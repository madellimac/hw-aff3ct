==> flow/design.v <==
interface if_module_to_socket #(parameter DATA_WIDTH = 8) (input logic clk, rst);
   logic empty;   
   logic [DATA_WIDTH-1:0] data;
   logic dv;
endinterface
`timescale 1ns / 1ps
module P_to_S_converter
# ( parameter PARALLEL_LENGTH = 32,
    parameter SERIAL_LENGTH = 1
)(
    input logic                                 clk     ,
    input logic                                 ien     ,
    input logic [0:PARALLEL_LENGTH-1][31:0]     idata   ,
    input logic                                 fct     ,
    output logic                                oen     ,
    output logic [0:SERIAL_LENGTH-1][31:0]      odata   ,
    output logic                                full    = 0
    );
    logic [15:0] cnt = 0;
    logic [0:PARALLEL_LENGTH-1][31:0] data;
    logic in_progress = 0;
    integer i;
    always_ff @(posedge clk) begin
        oen <= 0;
        if (in_progress) begin
            for ( i = 0 ; i < SERIAL_LENGTH ; i++) begin
                odata[i] <= data[i+cnt];                
            end
            if (!fct) begin
                oen <= 1;
                if (cnt + SERIAL_LENGTH == PARALLEL_LENGTH) begin
                    cnt <= 0;
                    full <= 0;
                    in_progress <= 0;
                end
                else begin
                    cnt <= cnt + SERIAL_LENGTH;
                end
            end
            else begin
                oen <= 0;
            end
        end
        else if (ien & !full) begin
            in_progress <= 1;
            data <= idata;
            full <= 1;
        end
    end
endmodule
== From RTL to reports: P_to_S_converter ==
Tool output for the design above, in the order of the flow.
Line numbers count from 1 in the design file above.
Not given: n/a
Set-up
  top module: P_to_S_converter
  clock port: clk
  standard-cell library: sky130hd
  library corner: tt_025C_1v80

== Word-level counts ==
Source: Yosys, flattened and elaborated, memories not mapped. Widths are those after wreduce. Registers that Yosys merges into a memory's read port (data or address) are not register bits. Print and check cells do not count. Equal cells are merged and count once.
Operators by class
  add/sub/neg operators: 2
  multiply operators: 0
  div/mod/pow operators: 0
  magnitude comparators: 0
  equality and inequality tests: 3
  shifts and indexed selects: 1
  mux-type cells: 9
  bitwise operators: 3
  reduce/logical cells: 5
Operators by type and width (number)
  1024-bit by 22-bit variable part select with 32-bit output: 1
  32-bit by 6-bit == test with 1-bit output with constant B: 1
  16-bit by 1-bit adder with 17-bit output with constant B: 1
  5-bit by 16-bit subtractor with 17-bit output with constant A: 1
  1-bit two-way mux: 9
  2-bit AND reduction: 2
  3-bit AND reduction: 1
  1-bit NOT: 2
  2-bit by 1-bit != test with 1-bit output with constant B: 1
  2-bit != test with constant B: 1
  2-bit nonzero test: 1
  1-bit AND: 1
  1-bit zero test: 1
Word-level totals
  register bits: 1075
  bits in latches: 0
  bits in writable memories: 0
  bits in read-only memories: 0
  clocked read ports x word width: 0
  memories: 0
  input bits: 1027
  output and inout bits: 34

== Logic depth ==
Longest topological path by Yosys (ltp), each cell counted once; first at word level (registers and memories cut), then after technology mapping (sequential cells cut; the memories' decode and read muxes count).
Depth
  depth in word-level cells: 5
  ABC_AREA: 0
  depth in mapped cells: 10

== Synthesis result ==
Source: synth_stat.txt of the flow (Yosys; design flattened, memories mapped). It holds for the ABC_AREA given above (unset counts as 0); a run with the other value may have another netlist.
The area totals of this step are shown rounded.
Cell types
  sky130_fd_sc_hd__edfxtp_1: number 1073, area in all 3.22E+04 sq um
  sky130_fd_sc_hd__mux4_2: number 281, area in all 6328.57 sq um
  sky130_fd_sc_hd__mux2i_1: number 59, area in all 590.566 sq um
  sky130_fd_sc_hd__a211oi_1: number 37, area in all 277.766 sq um
  sky130_fd_sc_hd__buf_2: number 50, area in all 250.24 sq um
  sky130_fd_sc_hd__nor2b_1: number 34, area in all 212.704 sq um
  sky130_fd_sc_hd__a21oi_1: number 39, area in all 195.187 sq um
  sky130_fd_sc_hd__mux4_1: number 7, area in all 183.926 sq um
  sky130_fd_sc_hd__nor2_1: number 40, area in all 150.144 sq um
  sky130_fd_sc_hd__buf_6: number 13, area in all 146.39 sq um
  sky130_fd_sc_hd__clkbuf_1: number 26, area in all 97.594 sq um
  sky130_fd_sc_hd__xnor2_1: number 9, area in all 78.826 sq um
  sky130_fd_sc_hd__xor2_1: number 6, area in all 52.55 sq um
  sky130_fd_sc_hd__nand3_1: number 10, area in all 50.048 sq um
  sky130_fd_sc_hd__dfxtp_1: number 2, area in all 40.038 sq um
  sky130_fd_sc_hd__ha_1: number 3, area in all 37.536 sq um
  sky130_fd_sc_hd__nand2_1: number 9, area in all 33.782 sq um
  sky130_fd_sc_hd__buf_4: number 4, area in all 30.029 sq um
Not listed: further types 21, cells in them 34.
Synthesis totals
  cell count: 1736
  chip area (Yosys): 0.0412 sq mm
  sequential part of the area: 0.0323 sq mm
  flip-flop cells: 1075

== Path before layout ==
Path of least setup slack by OpenSTA after synthesis, without wires, with an ideal clock, recovery checks aside; 20% of the period is set as input and as output delay. Where synthesis merged equal registers, the netlist keeps one of their names.
Timing post-synthesis
  path kind: input port to flip-flop
  start point: input ien
  end point: register data
  period: 35.4 ns
  input delay: 7.080 ns
  library setup time: 1.539 ns
  time at the first pin: 7.080 ns
  arrival: 30.284 ns
  path slack: 3.576 ns
  path delay: 24.743 ns
  driving pins on the path: 1
  buffers on the path: 0
  synthesis period reached: 31.824 ns
"path delay" is the arrival time less input delay plus setup time.
"driving pins on the path": output pins that drive a net of the path, with the launching flip-flop's if there is one; two outputs of one cell count as two.
"synthesis period reached" is the clock period less the worst setup slack; recovery checks do not enter. This is arithmetic on one report: input and output delays are still those of the set period (20% each).
An end named without its bit number is one bit of that signal or, where synthesis recoded a state register, one of its new flip-flops.
The rows between start and end are the longest chain of elaborated cells between them; the timing report does not say that the signal goes this way. Where chains are equally long, one stands for them.
Each line given opens the expression or statement behind the cell; cells for indexed reads and writes are added by Yosys, which also makes memories of some case tables.
Between the ends, post-synthesis
  cells stage by stage: sky130_fd_sc_hd__and3_1
  length of the longest elaborated chain: 2
  elaborated cells on any way between the ends: 2
  source lines of those cells: 1
  those cells by class: logic (1); reduce/logical (1)
Ends and longest elaborated chain, post-synthesis
  start: declaration: line 12  | input logic                                 ien     ,
  1-bit AND: line 44  | else if (ien & !full) begin
  2-bit AND reduction
  end: assignment: line 46  | data <= idata;
  end: declaration: line 20  | logic [0:PARALLEL_LENGTH-1][31:0] data;

== Timing after layout ==
From the final timing report of flow run A: the path of least setup slack in the routed layout; clock arrival at registers is part of the times.
Timing post-layout
  path kind: input port to flip-flop
  start point: input ien
  end point: register data
  period: 45.5 ns
  input delay: 9.10 ns
  library setup time: 0.36 ns
  time at the first pin: 9.10 ns
  arrival: 13.59 ns
  path slack: 32.24 ns
  driving pins on the path: 6
  buffers on the path: 5
An end named without its bit number is one bit of that signal or, where synthesis recoded a state register, one of its new flip-flops.
The rows between start and end are the longest chain of elaborated cells between them; the timing report does not say that the signal goes this way. Where chains are equally long, one stands for them.
Between the ends, post-layout
  cells stage by stage: sky130_fd_sc_hd__clkdlybuf4s50_1 sky130_fd_sc_hd__and3_4 sky130_fd_sc_hd__buf_4 sky130_fd_sc_hd__buf_4 sky130_fd_sc_hd__buf_6 sky130_fd_sc_hd__buf_4
  length of the longest elaborated chain: 2
  elaborated cells on any way between the ends: 2
  source lines of those cells: 1
  those cells by class: logic (1); reduce/logical (1)
Ends and longest elaborated chain, post-layout
  start: declaration: line 12  | input logic                                 ien     ,
  1-bit AND: line 44  | else if (ien & !full) begin
  2-bit AND reduction
  end: assignment: line 46  | data <= idata;
  end: declaration: line 20  | logic [0:PARALLEL_LENGTH-1][31:0] data;

## Implementation results

2 stored runs of P_to_S_converter in the flow (synthesis by Yosys, layout by OpenROAD, sky130hd cells), in arbitrary order. Constraints: input delay and output delay 20% of the set period each, output load 0.01 pF.
"clock period reached" = clock period - worst setup slack. The figure is calculated, with input and output delays left at 20% of the set period.
"time on the worst setup path": the worst setup path's part of the clock period (all of it between registers, 20% less for each end at a port) less its slack. A launch clock that arrives late makes it longer, a capture clock that arrives late makes it shorter.
"power" is the tool's figure for a default switching activity; nothing was simulated.
Values from the reports are rounded here.

==> flow run A: settings <==
{ "period_ns": 45.5, "CAP_MARGIN": 20, "CORE_MARGIN": 2, "CORE_UTILIZATION": 40, "SLEW_MARGIN": 20 }
==> flow run A: results <==
time on the worst setup path: 4.16 ns
kind of the worst setup path: input port to flip-flop
total negative slack: 0.000 ns
chip area in the Yosys report: 0.0412 sq mm
final utilization: 55.8%
power: 0.00207 W
smallest setup slack: 32.2 ns
die outline area: 0.106 sq mm
final worst hold slack: 0.636 ns
area of the standard cells in the finished layout: 0.0569 sq mm
clock period reached: 13.255 ns

==> flow run B: settings <==
{ "period_ns": 23.2, "CORE_UTILIZATION": 61, "SETUP_SLACK_MARGIN": 2.19, "PLACE_DENSITY": 0.48, "CORE_ASPECT_RATIO": 0.96, "CELL_PAD_IN_SITES_GLOBAL_PLACEMENT": 0, "TNS_END_PERCENT": 90, "ABC_AREA": 1, "CTS_CLUSTER_SIZE": 13, "CAP_MARGIN": 10, "MAX_ROUTING_LAYER": "met5", "CORE_MARGIN": 2, "SLEW_MARGIN": 20 }
==> flow run B: results <==
no final report: placement broke off with PPL-0024
