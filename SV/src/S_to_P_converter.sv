==> flow/design.v <==
interface if_module_to_socket #(parameter DATA_WIDTH = 8) (input logic clk, rst);
   logic empty;   
   logic [DATA_WIDTH-1:0] data;
   logic dv;
endinterface
`timescale 1ns / 1ps
module S_to_P_converter
# ( parameter SERIAL_LENGTH = 1,
    parameter PARALLEL_LENGTH = 32
)(
    input logic                                 clk     ,
    input logic                                 ien     ,
    input logic [0:SERIAL_LENGTH-1][31:0]       idata   ,
    input logic                                 fct     ,
    output logic                                oen     ,
    output logic [0:PARALLEL_LENGTH-1][31:0]    odata   ,
    output logic                                finished = 0
    );
    logic [15:0] cnt = 0;
    integer i;
    always_ff @(posedge clk)
    begin
        if (ien & !finished) begin
            for ( i = 0 ; i < SERIAL_LENGTH ; i++) begin
                odata[i+cnt] <= idata[i];                
            end 
            if (cnt + SERIAL_LENGTH == PARALLEL_LENGTH) begin
                cnt <= 0;
                if (!fct) begin
                    oen <= 1;
                end
                else begin
                    finished <= 1;
                end
            end
            else begin
                cnt <= cnt + SERIAL_LENGTH;
            end
        end
        else if (finished & !fct) begin
            oen <= 1;
            finished <= 0;
        end
        if (oen) begin
            oen <= 0;
        end
    end
endmodule
Tool chain data of S_to_P_converter
Tool output for the design above, in the order of the flow.
Lines are those of the file above, counted from 1.
Library cell names are shortened.
{"block": "inputs", "design": "S_to_P_converter", "clock_port": "clk", "lib": "sky130hd", "corner": "tt_025C_1v80"}

After elaboration
Source: Yosys, flattened and elaborated, memories not mapped. Widths are those after wreduce. Registers that Yosys merges into a memory's read port (data or address) are not register bits. Print and check cells do not count. Equal cells are merged and count once.
{"block": "word_totals", "regBits": 1042, "output_inout_bits": 1026, "elab_cells": 29}
{"block": "op_classes", "addsub": 3, "n_eq": 3, "shift": 2, "muxes": 8, "n_logic": 5, "reduce_logical": 4}
{"block": "op_table", "op": "AND 1024 bit", "n": 1}
{"block": "op_table", "op": "OR 1024 bit", "n": 1}
{"block": "op_table", "op": "NOT 1024 bit", "n": 1}
{"block": "op_table", "op": "variable shift 32 x 33 -> 1024 bit", "n": 1}
{"block": "op_table", "op": "variable shift 32 x 33 -> 1024 bit with constant A", "n": 1}
{"block": "op_table", "op": "negator 32 -> 33 bit", "n": 1}
{"block": "op_table", "op": "equality test 32 x 6 -> 1 bit with constant B", "n": 1}
{"block": "op_table", "op": "adder 16 x 1 -> 17 bit with constant B", "n": 1}
{"block": "op_table", "op": "subtractor 5 x 16 -> 17 bit with constant A", "n": 1}
{"block": "op_table", "op": "two-way mux 1 bit", "n": 8}
{"block": "op_table", "op": "AND reduction 3 bit", "n": 1}
{"block": "op_table", "op": "AND 1 bit", "n": 2}
{"block": "op_table", "op": "zero test 1 bit", "n": 2}
{"block": "op_table", "op": "!= test 2 x 1 -> 1 bit with constant B", "n": 1}
{"block": "op_table", "op": "!= test 2 bit with constant B", "n": 1}
{"block": "op_table", "op": "nonzero test 2 bit", "n": 1}

Longest topological paths
Longest topological path by Yosys (ltp), each cell counted once; first at word level (registers and memories cut), then after technology mapping (sequential cells cut; the memories' decode and read muxes count).
{"block": "logic_depth", "depth_word": 6, "ABC_AREA": 0, "mapped_depth": 12, "ltp_nobuf": 9}

Netlist
Yosys stat after the flow's synthesis: flattened, memories mapped to cells. It holds for the ABC_AREA given above (unset counts as 0); a run with the other value may have another netlist.
Totals and module areas in this step are rounded.
{"block": "by_type", "type": "edfxtp_1", "n": 1041}
{"block": "by_type", "type": "mux2_2", "n": 619}
{"block": "by_type", "type": "mux2_1", "n": 405}
{"block": "by_type", "type": "clkbuf_1", "n": 102}
{"block": "by_type", "type": "nand3_4", "n": 18}
{"block": "by_type", "type": "buf_2", "n": 53}
{"block": "by_type", "type": "buf_4", "n": 30}
{"block": "by_type", "type": "buf_6", "n": 18}
{"block": "by_type", "type": "xnor2_1", "n": 14}
{"block": "by_type", "type": "nand3_2", "n": 12}
{"block": "by_type", "type": "nor2_1", "n": 15}
{"block": "by_type", "type": "xor2_1", "n": 6}
{"block": "by_type", "type": "ha_1", "n": 4}
{"block": "by_type", "type": "and2_1", "n": 7}
{"block": "by_type", "type": "nor3_1", "n": 8}
{"block": "by_type", "type": "nand2_1", "n": 10}
{"block": "by_type", "type": "nand4_1", "n": 5}
{"block": "by_type", "type": "nor2b_1", "n": 5}
Other cell types: 26; their cells: 56.
{"block": "mapped", "cell_count": 2428, "yosys_area_mm2": 0.04516, "ffs": 1042, "n_buf": 204}

Worst setup path after synthesis
Path of least setup slack by OpenSTA after synthesis, without wires, with an ideal clock, recovery checks aside; 20% of the period is set as input and as output delay. Where synthesis merged equal registers, the netlist keeps one of their names.
{"block": "synth_path", "kind": "input to register", "from": "in ien", "to": "reg finished", "period_ns": 95.1, "in_delay_ns": 19.020, "setup_time_ns": 8.938, "t_first_pin_ns": 19.020, "arrival_time_ns": 61.723, "t_required_ns": 86.162, "slack_ns": 24.439, "path_delay_ns": 51.641, "driving_pins": 2, "n_path_buf": 0, "period_less_setup_slack_ns": 70.661}
"path_delay_ns" is the arrival time less input delay plus setup time.
"driving_pins": output pins that drive a net of the path, with the launching flip-flop's if there is one; two outputs of one cell count as two.
"period_less_setup_slack_ns" = period - worst setup slack (recovery checks aside). The figure is calculated, with input and output delays left at 20% of the set period.
Between the ends stands the longest chain of elaborated cells between them, by number of cells; it is not shown to be the way that was timed. Of several equally long chains one is given.
Each line given opens the expression or statement behind the cell; cells for indexed reads and writes are added by Yosys, which also makes memories of some case tables.
The path ends at the data pin of a flip-flop with enable; ways to the enable are not counted.
{"block": "synth_between", "cell_sequence": "inv_1 > nor2_1", "elab_chain_cells": 2, "cells_between": 2, "classes_between": "1 x mux; 1 x logic"}
{"block": "synth_rtl", "item": "start, declared", "line": 12, "text": "input logic                                 ien     ,"}
{"block": "synth_rtl", "item": "AND 1 bit", "line": 23, "text": "if (ien & !finished) begin"}
{"block": "synth_rtl", "item": "two-way mux 1 bit", "line": 23}
{"block": "synth_rtl", "item": "end, assigned", "line": 33, "text": "finished <= 1;"}
{"block": "synth_rtl", "item": "end, assigned", "line": 42, "text": "finished <= 0;"}
{"block": "synth_rtl", "item": "end, declared", "line": 17, "text": "output logic                                finished = 0"}

Path in the finished layout
From the final timing report of stored run 1: the path of least setup slack in the routed layout; clock arrival at registers is part of the times.
{"block": "layout_path", "kind": "input to register", "from": "in ien", "to": "reg odata", "period_ns": 108.0, "in_delay_ns": 21.60, "setup_time_ns": 0.38, "t_first_pin_ns": 21.60, "arrival_time_ns": 27.78, "t_required_ns": 108.30, "slack_ns": 80.52, "driving_pins": 8, "n_path_buf": 6}
Where an end lacks its bit number, it is one bit of the signal, or one of the new flip-flops if synthesis recoded a state register.
Between the ends stands the longest chain of elaborated cells between them, by number of cells; it is not shown to be the way that was timed. Of several equally long chains one is given.
{"block": "layout_between", "cell_sequence": "clkdlybuf4s50_1 > inv_1 > nor2_4 > buf_4 > buf_12 > buf_4 > buf_4 > buf_4", "elab_chain_cells": 1, "cells_between": 1, "classes_between": "1 x logic"}
{"block": "layout_rtl", "item": "start, declared", "line": 12, "text": "input logic                                 ien     ,"}
{"block": "layout_rtl", "item": "AND 1 bit", "line": 23, "text": "if (ien & !finished) begin"}
{"block": "layout_rtl", "item": "end, assigned", "line": 25, "text": "odata[i+cnt] <= idata[i];"}
{"block": "layout_rtl", "item": "end, declared", "line": 16, "text": "output logic [0:PARALLEL_LENGTH-1][31:0]    odata   ,"}

## Implementation results

2 stored runs of S_to_P_converter in the flow (synthesis by Yosys, layout by OpenROAD, sky130hd cells), in arbitrary order. Constraints: input delay and output delay 20% of the set period each, output load 0.01 pF.
"achieved_period_ns" means the clock period less the worst setup slack. The figure is calculated, with input and output delays left at 20% of the set period.
"worst_setup_path_time_ns" means the part of the period allowed to the worst setup path (the constraints hold back 20% at inputs and 20% at outputs) less its slack; where the path has registers, the arrival times of their clocks count too.
"design_power_mw" rests on the timing tool's default activity at the inputs, not on a simulated workload.
The results are shown rounded.

{"run": "stored run 1", "settings": { "period_ns": 108.0, "CORE_UTILIZATION": 53, "SETUP_SLACK_MARGIN": -2.0, "PLACE_DENSITY": 0.84, "CORE_MARGIN": 2, "CELL_PAD_IN_SITES_DETAIL_PLACEMENT": 1, "CTS_CLUSTER_DIAMETER": 92, "MIN_ROUTING_LAYER": "met1", "CAP_MARGIN": 20, "SLEW_MARGIN": 20 }, "results": { "synthesis_area_mm2": 0.04516, "design_power_mw": 0.9178, "achieved_period_ns": 27.483, "total_negative_slack_ns": 0.000, "ws_setup_ns": 80.52, "worst_setup_path_time_ns": 5.88, "worst_setup_path_type": "input to register", "die_area_mm2": 0.08756, "fin_hold_ws_ns": 0.574, "finish.utilization_frac": 0.702, "cell_area_final_mm2": 0.05951 }}
{"run": "stored run 2", "settings": { "period_ns": 46.4, "CORE_UTILIZATION": 45, "SETUP_SLACK_MARGIN": 0.05, "PLACE_DENSITY": 0.65, "CORE_ASPECT_RATIO": 0.57, "CORE_MARGIN": 4, "ABC_AREA": 1, "GPL_ROUTABILITY_DRIVEN": 1, "SLEW_MARGIN": 0, "MIN_ROUTING_LAYER": "met1", "MAX_ROUTING_LAYER": "met4", "CAP_MARGIN": 20 }, "results": { "achieved_period_ns": 12.869, "die_area_mm2": 0.1083, "design_power_mw": 2.102, "worst_setup_path_time_ns": 3.59, "worst_setup_path_type": "input to register", "ws_setup_ns": 33.53, "cell_area_final_mm2": 0.06116, "finish.utilization_frac": 0.602, "fin_hold_ws_ns": 0.408, "synthesis_area_mm2": 0.04632, "total_negative_slack_ns": 0.000 }}
