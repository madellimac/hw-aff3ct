==> flow/design.v <==
interface if_module_to_socket #(parameter DATA_WIDTH = 8) (input logic clk, rst);
   logic empty;   
   logic [DATA_WIDTH-1:0] data;
   logic dv;
endinterface
`timescale 1ns / 1ps
module funct
#(  parameter NB_INPUT  = 1,
    parameter NB_OUTPUT = 1 
)(
    input logic                         clk         ,
    input logic                         in_en_fct   ,   
    input logic [0:NB_INPUT-1][31:0]    in_data_fct ,
    output logic                        out_en_fct  ,
    output logic [0:NB_OUTPUT-1][31:0]  out_data_fct
    );
    integer i;
    typedef enum { idle, fct, stop } state;
    state current, next;
    logic in_progress = 0;
    logic finished = 0;
    logic [0:NB_INPUT-1][31:0]  data;
    logic [0:NB_OUTPUT-1][31:0] odata;
    always @(posedge clk)
    begin
        current <= next;
    end
    always_comb
    begin
        case(current)
            idle    : next = in_en_fct  ? fct   : idle  ;
            fct     : next = finished   ? stop  : fct   ;
            stop    : next =              idle          ;
            default: next = idle;
        endcase
    end
    always_comb
    begin
        case(current)
            idle, fct   :
                begin
                    out_en_fct = 0;
                    out_data_fct = 0;
                end
            stop        :
                begin
                    out_en_fct = 1;
                    out_data_fct = odata;
                end
            default: 
                begin
                    out_en_fct = 0;
                    out_data_fct = 0;
                end
        endcase
    end
    always_ff @(posedge clk)
    begin
        if(current == idle) begin
            data <= in_data_fct;
        end
        else if(current == stop) begin
            finished <= 0;
        end
        else begin
            if(!finished) begin
                for( i = 0 ; i < NB_OUTPUT ; i++ ) begin
                    odata[i] <= data[0] + 1;
                end
                finished <= 1;
            end
        end
    end
endmodule
# Reports on funct
# Tool output for the design above, in the order of the flow.
# Line numbers count from 1 in the design file above.
# Library cell names are shortened.
# Not given: --
[setup]
top = "funct"
clock = "clk"
cell_library = "sky130hd"
lib_corner = "tt_025C_1v80"

# Elaborated design
# Source: Yosys, flattened and elaborated, memories not mapped. Widths are those after wreduce. Registers that Yosys merges into a memory's read port (data or address) are not register bits. Print and check cells do not count. Equal cells are merged and count once.
[bits]
reg_bits = 67
in_bits = 34
out_inout_bits = 33
wordCells = 17
[classes]
n_addsub = 1
equal = 2
muxes = 5
n_logic = 3
reduce_logical = 2
[ops]
columns = ["op", "n"]
rows = [
  ["32-bit by 1-bit adder with 32-bit output with constant B", 1],
  ["32-bit logical NOT", 1],
  ["32-bit two-way mux", 1],
  ["2-bit case mux with 2-bit select", 1],
  ["1-bit inverter", 3],
  ["3-bit AND reduction", 1],
  ["2-bit by 1-bit == test with 1-bit output with constant B", 1],
  ["2-bit == test with constant B", 1],
  ["2-bit two-way mux", 1],
  ["1-bit two-way mux", 2],
]

# Longest topological paths
# Depth = most cells in a row (Yosys ltp): at word level without a register or memory, in the mapped netlist without a sequential cell, where the memories' decode and read muxes count.
[depth]
word_depth = 3
abc_area = 0
depth_mapped = 5
ltp_nobuf = 4

# After synthesis
# The flow's flattened synthesis, as Yosys stat reports it; memories are mapped. The netlist is that of the ABC_AREA named above (0 if unset); the other value can give another one.
# The area totals of this step are shown rounded.
[by_type]
columns = ["cell", "n", "type_area_um2"]
rows = [
  ["edfxtp_1", 65, 1.95E+03],
  ["and2_1", 35, 218.96],
  ["xnor2_1", 18, 157.651],
  ["xor2_1", 11, 96.342],
  ["and4_4", 5, 56.304],
  ["nand3_1", 10, 50.048],
  ["nand4_1", 8, 50.048],
  ["nor4_2", 4, 50.048],
  ["and3_1", 7, 43.792],
  ["nand2_1", 11, 41.29],
  ["dfxtp_1", 2, 40.038],
  ["nand4_4", 1, 21.27],
  ["nor2_1", 5, 18.768],
  ["xor2_2", 1, 16.266],
  ["nor3_1", 3, 15.014],
  ["ha_1", 1, 12.512],
  ["nor2b_1", 2, 12.512],
  ["buf_6", 1, 11.261],
]
# Other cell types: 8; their cells: 13.
[mapped]
stdcells = 203
mapped_area_um2 = 2930
sequential_area_um2 = 1990
flip_flops = 67
buffers = 7

# Path before layout
# OpenSTA on the mapped netlist: ideal clock, no wires. The path of least setup slack (recovery checks aside). Input and output delay are each 20% of the period. Register names are those of the netlist, which keeps one name where synthesis merged equal registers.
[synth_path]
path_type = "register to register"
start = "register finished"
end = "register odata"
clock_period_ns = 2.25
setup_ns = 0.425
t_first_pin_ns = 0.000
arrival_time_ns = 1.831
required_time_ns = 1.825
setup_slack_ns = -0.006
path_delay_ns = 2.256
path_stages = 2
path_buffers = 0
synth_period_reached_ns = 2.256
# "path_delay_ns" = arrival - input delay + setup time.
# "path_stages" counts driving pins, that of a launching flip-flop among them; a cell with two outputs on the path counts twice.
# "synth_period_reached_ns" is the clock period less the worst setup slack; recovery checks do not enter. This is arithmetic on one report: input and output delays are still those of the set period (20% each).
# Where an end lacks its bit number, it is one bit of the signal, or one of the new flip-flops if synthesis recoded a state register.
# The rows between start and end are the longest chain of elaborated cells between them; the timing report does not say that the signal goes this way. Where chains are equally long, one stands for them.
# A line is the first line of the expression or statement that the cell stems from. Yosys adds cells for indexed reads and writes and turns some case tables into memories.
[synth_between]
cell_sequence = "edfxtp_1 -> nor2b_1"
elab_chain_cells = 2
cone_cells = 2
cone_lines = 0
cone_classes = "logic (1); reduce/logical (1)"
[synth_lines]
columns = ["element", "line", "text"]
rows = [
  ["start, declared", 21, "logic finished = 0;"],
  ["start, assigned", 63, "finished <= 0;"],
  ["start, assigned", 70, "finished <= 1;"],
  ["1-bit inverter", "--", ""],
  ["3-bit AND reduction", "--", ""],
  ["end, assigned", 68, "odata[i] <= data[0] + 1;"],
  ["end, declared", 23, "logic [0:NB_OUTPUT-1][31:0] odata;"],
]

# Timing after layout
# Path of least setup slack in the final report of stored run 1 (OpenROAD, finished layout, wires in). Where an end is a register, its clock arrival counts in the times.
[layout_path]
path_type = "register to output"
start = "register current[1]"
end = "output port out_data_fct"
clock_period_ns = 2.95
output_delay_ns = 0.59
t_first_pin_ns = 0.33
arrival_time_ns = 2.17
required_time_ns = 2.36
setup_slack_ns = 0.19
path_stages = 5
path_buffers = 2
# Where an end lacks its bit number, it is one bit of the signal, or one of the new flip-flops if synthesis recoded a state register.
# The rows between start and end are the longest chain of elaborated cells between them; the timing report does not say that the signal goes this way. Where chains are equally long, one stands for them.
[layout_between]
cell_sequence = "dfxtp_1 -> nor2b_1 -> clkbuf_1 -> and2_1 -> clkdlybuf4s50_1"
elab_chain_cells = 2
cone_cells = 2
cone_classes = "eq/ne (1); mux (1)"
[layout_lines]
columns = ["element", "line", "text"]
rows = [
  ["start, declared", 19, "state current, next;"],
  ["start, assigned", 26, "current <= next;"],
  ["2-bit == test", 39, "case(current)"],
  ["32-bit two-way mux", 39, ""],
  ["end, declared", 15, "output logic [0:NB_OUTPUT-1][31:0]  out_data_fct"],
]

# Below are 2 stored runs of the flow (Yosys, OpenROAD; platform sky130hd) on funct, each with its settings and what was measured, unordered. Constraints: input delay and output delay 20% of the set period each, output load 0.01 pF.
# "timing.achieved_period_ns": clock period set for the run, less the worst setup slack. It is reckoned from that one timing run; input and output delays stay at 20% of the period that was set.
# "worstPathTime_ns" is the time allowed to the run's worst setup path (the clock period less input and output delay, where it has them) less its slack. Clock arrival times count: a late capture clock shortens it, a late launch clock lengthens it.
# Measured values are rounded.

[[run]]
name = "stored run 1"
[run.settings]
period_ns = 2.95
CORE_UTILIZATION = 61
HOLD_SLACK_MARGIN = 0.19
CORE_MARGIN = 3
CELL_PAD_IN_SITES_GLOBAL_PLACEMENT = 0
ABC_AREA = 0
GPL_TIMING_DRIVEN = 0
GPL_ROUTABILITY_DRIVEN = 1
CTS_CLUSTER_SIZE = 21
MAX_ROUTING_LAYER = "met5"
CAP_MARGIN = 20
SLEW_MARGIN = 20
[run.results]
fin_tns_ns = 0.000
finish.utilization_frac = 0.865
worstPathTime_ns = 2.17
worst_setup_path_type = "register to output"
worst_hold_slack_ns = 0.459
timing.achieved_period_ns = 2.760
synthesis_area_um2 = 2930
final_die_area_um2 = 5680
worstSetupSlack_ns = 0.190

[[run]]
name = "stored run 2"
[run.settings]
period_ns = 1.71
CORE_UTILIZATION = 68
SETUP_SLACK_MARGIN = -0.16
CORE_MARGIN = 5
CELL_PAD_IN_SITES_GLOBAL_PLACEMENT = 3
GPL_TIMING_DRIVEN = 1
MIN_ROUTING_LAYER = "met1"
CAP_MARGIN = 20
SLEW_MARGIN = 20
[run.results]
outcome = "incomplete, placement halted on GPL-0301"
